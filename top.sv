==> flow/design.v <==
module receiver
(
    input                clk,
    input                rst,
    input                rx,
    output logic         [7:0] data,
    output done
);
parameter baud_rate = 9600;
parameter clk_freq  = 50_000_000;
logic [$clog2(clk_freq/baud_rate)-1:0] counter;
logic [7:0] temp;
logic [7:0] bitcounter;
enum logic [1:0]
  {
     IDLE    = 2'b00,
     START   = 2'b01,
     BITS    = 2'b10,
     STOP    = 2'b11
  }
  state, next_state;
 always_ff @(posedge clk) begin
    case (state)
      IDLE: begin
        counter    <= '0;
        temp       <= '0;
        bitcounter <= '0;
        if (rx == 0) begin
           next_state  <= START;
         end
      end
      START:  begin
           counter <= counter + 1'b1;
        if (counter == ((clk_freq/baud_rate)/2))  begin
          next_state  <= BITS;
          counter     <= '0;
        end
      end
      BITS: begin
        counter <= counter + 1'b1;
        if (counter == (clk_freq/baud_rate))  begin
          bitcounter <= bitcounter + 1'b1;
          counter <= '0;
          temp    <= {rx,temp[7:1]};
        end
        if (bitcounter==8) begin
          next_state  <= STOP;
        end
      end
      STOP: begin
           counter <= counter + 1'b1;
        if (counter == ((clk_freq/baud_rate)))  begin
          next_state  <= IDLE;
          counter     <= '0;
        end
      end
    endcase
  end
always_ff @ (posedge clk)
    if (rst) 
      state <= IDLE;
    else
      state <= next_state;
assign done = (state == STOP);
always_ff @(posedge clk)
  if(rst)
    data <= '0;
  else if (done) 
    data <= temp;
endmodule
module segments (
	input 	 	 clk,
	input			 rst,
	input  [7:0] data,
	output [7:0] seg_data,
	output [3:0] seg_digit
);
	logic [3:0] mux_data;
	logic [7:0] demux_data;
	logic [$clog2(50_000_000/100)-1:0]  counter;
	always_ff @(posedge clk) begin
		if (rst) begin
			seg_digit <= 4'b1110;
		end
		else if (counter==0)
			seg_digit <= {seg_digit[2:0],seg_digit[3]};
	end
	always_comb begin
		case(seg_digit)
			4'b1110: mux_data = data[3:0];
			4'b1101: mux_data = data[7:4];
			default: mux_data = 4'hf;
		endcase
	end
	always_comb begin
		case(mux_data)
		  'h0: demux_data = 'b11111100;   
        'h1: demux_data = 'b01100000;
        'h2: demux_data = 'b11011010;   
        'h3: demux_data = 'b11110010;   
        'h4: demux_data = 'b01100110;   
        'h5: demux_data = 'b10110110;   
        'h6: demux_data = 'b10111110;   
        'h7: demux_data = 'b11100000;   
        'h8: demux_data = 'b11111110;   
        'h9: demux_data = 'b11100110;   
        'ha: demux_data = 'b11101110;   
        'hb: demux_data = 'b00111110;
        'hc: demux_data = 'b10011100;
        'hd: demux_data = 'b01111010;
        'he: demux_data = 'b10011110;
        'hf: demux_data = 'b10001110;
		endcase
	end
	always_ff @(posedge clk) begin
		if(rst) counter <= '0;
		else counter <= counter+1'b1;
	end
	assign seg_data = ~demux_data;
endmodule
module top(
	input 		 clk,
	input 		 reset,
	input 		 uart_rx,
	output 		 uart_tx,
	output [7:0] seg_data,
	output [3:0] seg_digit
);
logic [7:0] rx_data;
logic valid;
receiver 	rx (.clk(clk), .rst(~reset), .rx(uart_rx), .data(rx_data), .done(valid)); 
transmitter tx (.clk(clk), .rst(~reset), .rx(rx_data), .tx(uart_tx), .valid(valid)); 
segments segments (.clk(clk), .rst(~reset), .data(rx_data), .seg_data(seg_data), .seg_digit(seg_digit));
endmodule
module transmitter
(
    input             clk,
    input             rst, valid,
    input       [7:0] rx,
    output            tx
);
parameter baud_rate = 9600;
parameter clk_freq  = 50_000_000;
logic [$clog2(clk_freq/baud_rate)-1:0] counter;
logic [7:0] temp;
logic temptx;
logic [7:0] bitcounter;
enum logic [1:0]
  {
     IDLE    = 2'b00,
     START   = 2'b01,
     BITS    = 2'b10,
     STOP    = 2'b11
  }
  state, next_state;
 always_ff @(posedge clk) begin
    case (state)
      IDLE: begin
        counter    <= '0;
        bitcounter <= '0;
        temptx     <= '1;
        if(valid) 
          next_state <= START;
       end
      START:  begin
           counter <= counter + 1'b1;
        if (counter == ((clk_freq/baud_rate)))  begin
          next_state  <= BITS;
          temptx      <= '0;
          temp        <= rx;
          counter     <= '0;
        end
      end
      BITS: begin
        counter <= counter + 1'b1;
        if (counter == (clk_freq/baud_rate))  begin
          bitcounter <= bitcounter + 1'b1;
          counter <= '0;
          temptx <= temp[bitcounter];
        end
        if (bitcounter==8) begin
          next_state  <= STOP;
        end
      end
      STOP: begin
           counter <= counter + 1'b1;
        if (counter == ((clk_freq/baud_rate)))  begin
          next_state  <= IDLE;
          counter     <= '0;
          temptx      <= '1;
        end
      end
    endcase
  end
always_ff @ (posedge clk)
    if (rst) 
      state <= IDLE;
    else
      state <= next_state;
   assign tx = temptx;
endmodule
Step by step through the tools: top
The steps from the RTL of top to its reports follow in flow order.
Line numbers count from 1 in the design file above.
Operators carry their Yosys type and port widths (W data, S select, Z words).
{"block": "setup", "top": "top", "clock": "clk", "lib": "sky130hd", "lib_corner": "tt_025C_1v80"}

Elaborated design
Source: Yosys, flattened and elaborated, memories not mapped. Widths are those after wreduce. Registers that Yosys merges into a memory's read port (data or address) are not register bits. Print and check cells do not count. Equal cells are merged and count once.
Memory sizes are those after Yosys's memory passes, which may raise the word count (mostly to a power of two), join words into wider ones and drop unused or constant bits.
{"block": "word_totals", "reg_bits": 98, "romBits": 112, "in_bits": 3, "n_memories": 1, "elab_cells": 86}
{"block": "op_classes", "eq_ne": 23, "n_logic": 1, "shifts": 1, "reduce_logical": 15, "n_addsub": 5, "muxes": 26}
{"block": "mem_list", "name": "(name not given)", "size": 16, "word_bits": 7, "rd": 1, "write_ports": 0, "line": 96, "rtl": "case(mux_data)"}
{"block": "op_table", "cell": "$pmux W8 S2", "n": 3}
{"block": "op_table", "cell": "$pmux W13 S3", "n": 1}
{"block": "op_table", "cell": "$mux W13", "n": 3}
{"block": "op_table", "cell": "$add A13 B1 Y13 const B", "n": 2}
{"block": "op_table", "cell": "$eq A13 B13 Y1 const B", "n": 2}
{"block": "op_table", "cell": "$pmux W13 S2", "n": 1}
{"block": "op_table", "cell": "$mux W8", "n": 3}
{"block": "op_table", "cell": "$add A19 B1 Y19 const B", "n": 1}
{"block": "op_table", "cell": "$logic_not A19 Y1", "n": 1}
{"block": "op_table", "cell": "$ne A2 B1 Y1 const B", "n": 8}
{"block": "op_table", "cell": "$add A8 B1 Y8 const B", "n": 2}
{"block": "op_table", "cell": "$eq A8 B4 Y1 const B", "n": 2}
{"block": "op_table", "cell": "$pmux W2 S4", "n": 2}
{"block": "op_table", "cell": "$mux W2", "n": 8}
{"block": "op_table", "cell": "$eq A13 B12 Y1 const B", "n": 1}
{"block": "op_table", "cell": "$reduce_and A5 Y1", "n": 2}
{"block": "op_table", "cell": "$eq A2 B2 Y1 const B", "n": 4}
{"block": "op_table", "cell": "$eq A4 B4 Y1 const B", "n": 2}
{"block": "op_table", "cell": "$reduce_bool A4 Y1", "n": 2}
{"block": "op_table", "cell": "$shiftx A8 B8 Y1", "n": 1}
{"block": "op_table", "cell": "$not A8 Y8", "n": 1}
{"block": "op_table", "cell": "$pmux W4 S2", "n": 1}
{"block": "op_table", "cell": "$reduce_and A2 Y1", "n": 3}
{"block": "op_table", "cell": "$eq A2 B1 Y1 const B", "n": 2}
{"block": "op_table", "cell": "$ne A2 B2 Y1 const B", "n": 2}
{"block": "op_table", "cell": "$logic_not A2 Y1", "n": 2}
{"block": "op_table", "cell": "$reduce_bool A2 Y1", "n": 2}
{"block": "op_table", "cell": "$reduce_and A4 Y1", "n": 1}
Other operator kinds: 4; their cells: 6.

Longest topological paths
Depth = most cells in a row (Yosys ltp): at word level without a register or memory, in the mapped netlist without a sequential cell, where the memories' decode and read muxes count.
{"block": "depth", "ltp_word": 3, "ABC_AREA": 0, "depth_mapped": 8}

After synthesis
The flow's flattened synthesis, as Yosys stat reports it; memories are mapped. The netlist is that of the ABC_AREA named above (0 if unset); the other value can give another one.
Totals and module areas in this step are rounded.
{"block": "by_type", "cell": "sky130_fd_sc_hd__dfxtp_1", "n": 61}
{"block": "by_type", "cell": "sky130_fd_sc_hd__edfxtp_1", "n": 37}
{"block": "by_type", "cell": "sky130_fd_sc_hd__ha_1", "n": 24}
{"block": "by_type", "cell": "sky130_fd_sc_hd__xnor2_1", "n": 33}
{"block": "by_type", "cell": "sky130_fd_sc_hd__nor2_1", "n": 53}
{"block": "by_type", "cell": "sky130_fd_sc_hd__mux2i_1", "n": 18}
{"block": "by_type", "cell": "sky130_fd_sc_hd__and2_1", "n": 28}
{"block": "by_type", "cell": "sky130_fd_sc_hd__nand3_1", "n": 34}
{"block": "by_type", "cell": "sky130_fd_sc_hd__xor2_1", "n": 15}
{"block": "by_type", "cell": "sky130_fd_sc_hd__inv_1", "n": 27}
{"block": "by_type", "cell": "sky130_fd_sc_hd__and3_1", "n": 11}
{"block": "by_type", "cell": "sky130_fd_sc_hd__nand2_1", "n": 16}
{"block": "by_type", "cell": "sky130_fd_sc_hd__nand4_1", "n": 9}
{"block": "by_type", "cell": "sky130_fd_sc_hd__mux4_2", "n": 2}
{"block": "by_type", "cell": "sky130_fd_sc_hd__nor3_1", "n": 9}
{"block": "by_type", "cell": "sky130_fd_sc_hd__nor3b_1", "n": 6}
{"block": "by_type", "cell": "sky130_fd_sc_hd__nor4_1", "n": 7}
{"block": "by_type", "cell": "sky130_fd_sc_hd__nor4_2", "n": 3}
Other cell types: 40; their cells: 83.
{"block": "synth_totals", "seqArea_mm2": 0.00233, "cells": 476, "flip_flops": 98, "yosys_area_mm2": 0.0049}
The figures by module come from a second, unflattened synthesis with its own total; it is not the netlist above.
{"block": "hier_totals", "hier_cells": 485, "area_unflattened_mm2": 0.00501}
Each row is one instance without its submodules.
{"block": "modules", "module": "receiver", "n_cells": 169, "area_mm2": 0.0019, "seq_area_mm2": 0.001, "n_inst": 1}
{"block": "modules", "module": "transmitter", "n_cells": 140, "area_mm2": 0.00161, "seq_area_mm2": 0.000871, "n_inst": 1}
{"block": "modules", "module": "segments", "n_cells": 175, "area_mm2": 0.0015, "seq_area_mm2": 0.00046, "n_inst": 1}
{"block": "modules", "module": "top", "n_cells": 1, "area_mm2": 0.0000038, "seq_area_mm2": 0, "n_inst": 1}

Path before layout
OpenSTA on the mapped netlist: ideal clock, no wires. The path of least setup slack (recovery checks aside). Input and output delay are each 20% of the period. Register names are those of the netlist, which keeps one name where synthesis merged equal registers.
{"block": "synth_path", "kind": "reg2out", "from": "reg segments.seg_digit[1]", "to": "out seg_data[4]", "path_delay_ns": 1.747, "n_path_buf": 1, "launch_ns": 0.000, "t_required_ns": 3.128, "out_delay_ns": 0.782, "t_arrival_ns": 1.747, "stages": 8, "period_ns": 3.91, "path_slack_ns": 1.381, "period_less_setup_slack_ns": 2.529}
"path_delay_ns" is the arrival time less input delay plus setup time.
A path that ends at an output port has no setup time.
"stages" counts driving pins, that of a launching flip-flop among them; a cell with two outputs on the path counts twice.
"period_less_setup_slack_ns" is the clock period less the worst setup slack; recovery checks do not enter. This is arithmetic on one report: input and output delays are still those of the set period (20% each).
The rows between start and end are the longest chain of elaborated cells between them; the timing report does not say that the signal goes this way. Where chains are equally long, one stands for them.
A line is the first line of the expression or statement that the cell stems from. Yosys adds cells for indexed reads and writes and turns some case tables into memories.
A memory read counts as a cell of the chain, while the word-level depth stops at memories.
{"block": "synth_via", "path_cell_list": "sky130_fd_sc_hd__dfxtp_1 -> sky130_fd_sc_hd__buf_2 -> sky130_fd_sc_hd__nor3b_1 -> sky130_fd_sc_hd__o21bai_1 -> sky130_fd_sc_hd__inv_1 -> sky130_fd_sc_hd__ha_1 -> sky130_fd_sc_hd__a211o_1 -> sky130_fd_sc_hd__o211a_1", "elab_chain_len": 4}
{"block": "synth_rtl", "element": "start: declaration", "line": 76, "rtl": "output [3:0] seg_digit"}
{"block": "synth_rtl", "element": "start: assignment", "line": 83, "rtl": "seg_digit <= 4'b1110;"}
{"block": "synth_rtl", "element": "start: assignment", "line": 86, "rtl": "seg_digit <= {seg_digit[2:0],seg_digit[3]};"}
{"block": "synth_rtl", "element": "$eq A4 B4 Y1", "line": 89, "rtl": "case(seg_digit)"}
{"block": "synth_rtl", "element": "$pmux W4 S2", "line": 89}
{"block": "synth_rtl", "element": "$mem_v2 Z16 W7", "line": 96, "rtl": "case(mux_data)"}
{"block": "synth_rtl", "element": "$not A8 Y8", "line": 119, "rtl": "assign seg_data = ~demux_data;"}
{"block": "synth_rtl", "element": "end: declaration", "line": 126, "rtl": "output [7:0] seg_data,"}

Path in the finished layout
From the final timing report of flow run 1: the path of least setup slack in the routed layout; clock arrival at registers is part of the times.
{"block": "layout_path", "kind": "reg2out", "from": "reg segments.seg_digit[1]", "to": "out seg_data[7]", "t_required_ns": 1.72, "stages": 10, "launch_ns": 0.34, "t_arrival_ns": 2.00, "path_slack_ns": -0.28, "n_path_buf": 5, "period_ns": 2.15, "out_delay_ns": 0.43}
The rows between start and end are the longest chain of elaborated cells between them; the timing report does not say that the signal goes this way. Where chains are equally long, one stands for them.
A memory read counts as a cell of the chain, while the word-level depth stops at memories.
{"block": "layout_via", "path_cell_list": "sky130_fd_sc_hd__dfxtp_4 -> sky130_fd_sc_hd__buf_6 -> sky130_fd_sc_hd__nor3b_4 -> sky130_fd_sc_hd__o21bai_1 -> sky130_fd_sc_hd__buf_4 -> sky130_fd_sc_hd__buf_6 -> sky130_fd_sc_hd__buf_6 -> sky130_fd_sc_hd__nor2_4 -> sky130_fd_sc_hd__a221o_1 -> sky130_fd_sc_hd__buf_2", "elab_chain_len": 4}
{"block": "layout_rtl", "element": "start: declaration", "line": 76, "rtl": "output [3:0] seg_digit"}
{"block": "layout_rtl", "element": "start: assignment", "line": 83, "rtl": "seg_digit <= 4'b1110;"}
{"block": "layout_rtl", "element": "start: assignment", "line": 86, "rtl": "seg_digit <= {seg_digit[2:0],seg_digit[3]};"}
{"block": "layout_rtl", "element": "$eq A4 B4 Y1", "line": 89, "rtl": "case(seg_digit)"}
{"block": "layout_rtl", "element": "$pmux W4 S2", "line": 89}
{"block": "layout_rtl", "element": "$mem_v2 Z16 W7", "line": 96, "rtl": "case(mux_data)"}
{"block": "layout_rtl", "element": "$not A8 Y8", "line": 119, "rtl": "assign seg_data = ~demux_data;"}
{"block": "layout_rtl", "element": "end: declaration", "line": 126, "rtl": "output [7:0] seg_data,"}

Wiki page: top / flow data

Design top on sky130hd. What follows are 2 stored runs of the flow, each under its own settings; their order means nothing. The constraints put input and output delay at 20% of the set period each and load the outputs with 0.01 pF.
Measured values are rounded.

Flow run 1
==> flow/run.sh <==
#!/bin/bash
# the make line also repeats the synthesis and layout settings of config.mk as NAME=value (left out here)
make -C /OpenROAD-flow-scripts/flow DESIGN_CONFIG=/design/flow/config.mk WORK_HOME=/design/flow/orfs CLKGATE_MAP_FILE= finish
==> flow/config.mk <==
export PLATFORM = sky130hd
export DESIGN_NAME = top
export DESIGN_NICKNAME = top
export VERILOG_FILES = /design/flow/design.v
export SDC_FILE = /design/flow/constraint.sdc
export NUM_CORES = 4
export LEC_CHECK = 0
export ABC_AREA = 0
export CAP_MARGIN = 40
export CORE_MARGIN = 8
export CORE_UTILIZATION = 40
export CTS_CLUSTER_SIZE = 61
export GPL_ROUTABILITY_DRIVEN = 0
export HOLD_SLACK_MARGIN = 0.18
export MAX_ROUTING_LAYER = met5
export MIN_ROUTING_LAYER = met1
export PLACE_DENSITY_LB_ADDON = 0.06
export SETUP_SLACK_MARGIN = 0.33
export SLEW_MARGIN = 10
export TNS_END_PERCENT = 65
==> flow/constraint.sdc <==
create_clock -name core_clock -period 2.15 [get_ports {clk}]
set_input_delay 0.4300 -clock core_clock [delete_from_list [all_inputs] [get_ports {clk}]]
set_output_delay 0.4300 -clock core_clock [all_outputs]
set_load 0.01 [all_outputs]

==> results of flow run 1, as JSON <==
{
  "synthesis_area_mm2": 0.0049,
  "setupTns_ns": -1.66,
  "ws_setup_ns": -0.282,
  "die_footprint_mm2": 0.016,
  "fin_hold_ws_ns": 0.437,
  "stdcell_area_mm2": 0.00618
}

Flow run 2
==> flow/run.sh <==
#!/bin/bash
# the make line also repeats the synthesis and layout settings of config.mk as NAME=value (left out here)
make -C /OpenROAD-flow-scripts/flow DESIGN_CONFIG=/design/flow/config.mk WORK_HOME=/design/flow/orfs CLKGATE_MAP_FILE= finish
==> flow/config.mk <==
export PLATFORM = sky130hd
export DESIGN_NAME = top
export DESIGN_NICKNAME = top
export VERILOG_FILES = /design/flow/design.v
export SDC_FILE = /design/flow/constraint.sdc
export NUM_CORES = 4
export LEC_CHECK = 0
export ABC_AREA = 1
export CAP_MARGIN = 20
export CORE_MARGIN = 9
export CORE_UTILIZATION = 20
export GPL_TIMING_DRIVEN = 0
export MAX_ROUTING_LAYER = met4
export PLACE_DENSITY_LB_ADDON = 0.04
export SETUP_SLACK_MARGIN = 0.57
export SLEW_MARGIN = 20
==> flow/constraint.sdc <==
create_clock -name core_clock -period 4.36 [get_ports {clk}]
set_input_delay 0.8720 -clock core_clock [delete_from_list [all_inputs] [get_ports {clk}]]
set_output_delay 0.8720 -clock core_clock [all_outputs]
set_load 0.01 [all_outputs]

==> results of flow run 2, as JSON <==
{
  "synthesis_area_mm2": 0.00502,
  "setupTns_ns": 0.000,
  "ws_setup_ns": 0.804,
  "die_footprint_mm2": 0.0311,
  "fin_hold_ws_ns": 0.434,
  "stdcell_area_mm2": 0.00584
}
